==> flow/design.v <==
module TDI_Generator (to_TDI, scan_pattern,  load, enable_bypass_pattern, TCK);
  parameter 			BSC_Reg_size = 253;
  output				to_TDI;
  input 	[BSC_Reg_size -1: 0]	scan_pattern;
  input				load, enable_bypass_pattern, TCK;
  reg	[BSC_Reg_size -1: 0]	TDI_Reg;
  wire				enableTDO = testbench_tap.M0.enableTDO;
  assign to_TDI = TDI_Reg [0];
  always @ (posedge TCK) if (load) TDI_Reg <= scan_pattern;
    else if (enableTDO || enable_bypass_pattern) 
      TDI_Reg <= TDI_Reg >> 1;
endmodule
module TDO_Monitor (to_TDI, from_TDO, strobe, TCK);
  parameter 			BSC_Reg_size = 253;
  output				to_TDI;
  input				from_TDO, strobe, TCK;
  reg	[BSC_Reg_size -1: 0]	TDI_Reg, Pattern_Buffer_1, Pattern_Buffer_2, 
				Captured_Pattern, TDO_Reg;
  reg 				Error;
  parameter			test_width = 5;
  wire enableTDO = testbench_tap.M0.enableTDO;
  wire	[test_width -1: 0]		Expected_out = 
Pattern_Buffer_2 [BSC_Reg_size -1: BSC_Reg_size - test_width];
  wire	[test_width -1: 0]		ASIC_out = 
TDO_Reg [BSC_Reg_size - 1: BSC_Reg_size - test_width];
  initial 				Error = 0;
always @ (negedge enableTDO) if (strobe == 1) Error = |(Expected_out ^ ASIC_out);
  always @ (posedge TCK) if (enableTDO) begin
      Pattern_Buffer_1 <= {to_TDI, Pattern_Buffer_1 [BSC_Reg_size -1: 1]};
      Pattern_Buffer_2 <= {Pattern_Buffer_1 [0], Pattern_Buffer_2 [BSC_Reg_size -1: 1]};
      TDO_Reg <= {from_TDO, TDO_Reg [BSC_Reg_size -1: 1]};
  end  
endmodule
# Step by step through the tools: TDI_Generator
# Tool output for the design above, in the order of the flow.
# Lines are those of the file above, counted from 1.
# Library cell names are shortened.
# The mark - stands for no value.
[design] design="TDI_Generator" clock="TCK" cell_library="sky130hd" corner="tt_025C_1v80"

# Word level
# Source: Yosys, flattened and elaborated, memories not mapped. Widths are those after wreduce. Registers that Yosys merges into a memory's read port (data or address) are not register bits. Print and check cells do not count. Equal cells are merged and count once.
[classes] mux=2 reduce_and_logical=2
[ops] op="2-to-1 mux 253 bit" count=2
[ops] op="nonzero test 2 bit" count=1
[ops] op="logical OR 1 bit" count=1
[bits] regBits=253 in_bits=256 out_inout_bits=1 elab_cells=5

# Depth
# Longest topological path by Yosys (ltp), each cell counted once; first at word level (registers and memories cut), then after technology mapping (sequential cells cut; the memories' decode and read muxes count).
[depth] ltp_word=3 abc_area=0 mapped_depth=4 depth_no_buf=1

# After synthesis
# The flow's flattened synthesis, as Yosys stat reports it; memories are mapped. The netlist is that of the ABC_AREA named above (0 if unset); the other value can give another one.
[types] cell_type="dfxtp_1" count=253 area_total_um2=5.06E+03
[types] cell_type="mux2_4" count=169 area_total_um2=2.54E+03
[types] cell_type="mux2_2" count=83 area_total_um2=934.646
[types] cell_type="buf_6" count=20 area_total_um2=225.216
[types] cell_type="buf_2" count=8 area_total_um2=40.038
[types] cell_type="and2_1" count=1 area_total_um2=6.256
[mapped] mapped_cells=534 yosys_area_um2=8808.4 flip_flops=253 buf_cells=28

# Timing after synthesis
# Source: OpenSTA report_checks on the synthesized netlist (no wires, ideal clock, input and output delay 20% of the period each), path of least setup slack; recovery checks are left aside. Register names are those of the netlist, which keeps one name where synthesis merged equal registers.
[synth_timing] path_kind="input -> register" startpoint="input load" endpoint="register TDI_Reg[100]" tclk_ns=1.48 t_first_pin_ns=0.296 t_arrival_ns=1.014 t_required_ns=1.359 path_slack_ns=0.344 path_delay_ns=0.839 path_stages=4 n_path_buf=3 synth_period_reached_ns=1.136
# "path_delay_ns" = arrival - input delay + setup time.
# "path_stages": output pins that drive a net of the path, with the launching flip-flop's if there is one; two outputs of one cell count as two.
# "synth_period_reached_ns" = period - worst setup slack (recovery checks aside). The figure is calculated, with input and output delays left at 20% of the set period.
# Between the ends stands the longest chain of elaborated cells between them, by number of cells; it is not shown to be the way that was timed. Of several equally long chains one is given.
# A line is the first line of the expression or statement that the cell stems from. Yosys adds cells for indexed reads and writes and turns some case tables into memories.
[synth_between] path_cell_list="buf_6 buf_6 buf_6 mux2_4" elab_chain_cells=1 cells_between=2 lines_between=1 classes_between="mux: 1; reduce/logical: 1"
[synth_lines] element="from (decl)" line=5 source="input load, enable_bypass_pattern, TCK;"
[synth_lines] element="2-to-1 mux 253 bit" line=9 source="always @ (posedge TCK) if (load) TDI_Reg <= scan_pattern;"
[synth_lines] element="to (assign)" line=9
[synth_lines] element="to (assign)" line=11 source="TDI_Reg <= TDI_Reg >> 1;"
[synth_lines] element="to (decl)" line=6 source="reg [BSC_Reg_size -1: 0] TDI_Reg;"

# Path in the finished layout
# Path of least setup slack in the final report of run 1 (OpenROAD, finished layout, wires in). Where an end is a register, its clock arrival counts in the times.
[layout_timing] path_kind="register -> output" startpoint="register TDI_Reg[0]" endpoint="output to_TDI" tclk_ns=1.09 output_delay_ns=0.22 t_first_pin_ns=0.55 t_arrival_ns=1.04 t_required_ns=0.87 path_slack_ns=-0.17 path_stages=2 n_path_buf=1
[layout_between] path_cell_list="dfxtp_1 buf_2" elab_chain_cells=0 cells_between=0 lines_between=0
[layout_lines] element="from (decl)" line=6 source="reg [BSC_Reg_size -1: 0] TDI_Reg;"
[layout_lines] element="from (assign)" line=9 source="always @ (posedge TCK) if (load) TDI_Reg <= scan_pattern;"
[layout_lines] element="from (assign)" line=11 source="TDI_Reg <= TDI_Reg >> 1;"
[layout_lines] element="to (decl)" line=3 source="output to_TDI;"

FLOW RESULTS
============

TDI_Generator through Yosys and OpenROAD on sky130hd: 2 stored runs, unordered, with their settings and measured results. The constraints put input and output delay at 20% of the set period each and load the outputs with 0.01 pF.
By "achieved clock period" is meant the clock period of the run minus its worst setup slack. This is arithmetic on one report: input and output delays are still those of the set period (20% each).
"worst setup path time" = time allowed to the worst setup path (clock period - input delay - output delay, where it has them) - its slack; a late launch clock adds to it, a late capture clock takes from it.
"power": no workload was simulated; the value follows from the tool's default switching activity.
[run 1] settings: period_ns=1.09, CORE_UTILIZATION=40, SETUP_SLACK_MARGIN=0.31, CORE_MARGIN=5, CELL_PAD_IN_SITES_DETAIL_PLACEMENT=2, ABC_AREA=0, GPL_ROUTABILITY_DRIVEN=1, CTS_CLUSTER_SIZE=93, CTS_CLUSTER_DIAMETER=286, SLEW_MARGIN=10, CAP_MARGIN=20
[run 1] result: chip area after synthesis (Yosys) 8808.4 um^2, die area 25089.0 um^2, standard-cell area of the final layout 11960.2 um^2, utilization 0.55, worst setup slack after layout -0.170 ns, total negative slack -0.170 ns, power 0.017122 W, achieved clock period 1.260 ns, worst setup path time 1.04 ns, worst setup path kind register -> output
[run 2] settings: period_ns=1.66, CAP_MARGIN=20, CORE_MARGIN=2, CORE_UTILIZATION=40, SLEW_MARGIN=20
[run 2] result: chip area after synthesis (Yosys) 8808.4 um^2, die area 23224.2 um^2, standard-cell area of the final layout 12539.5 um^2, utilization 0.578, worst setup slack after layout 0.251 ns, total negative slack 0.000 ns, power 0.014778 W, achieved clock period 1.409 ns, worst setup path time 1.08 ns, worst setup path kind register -> output
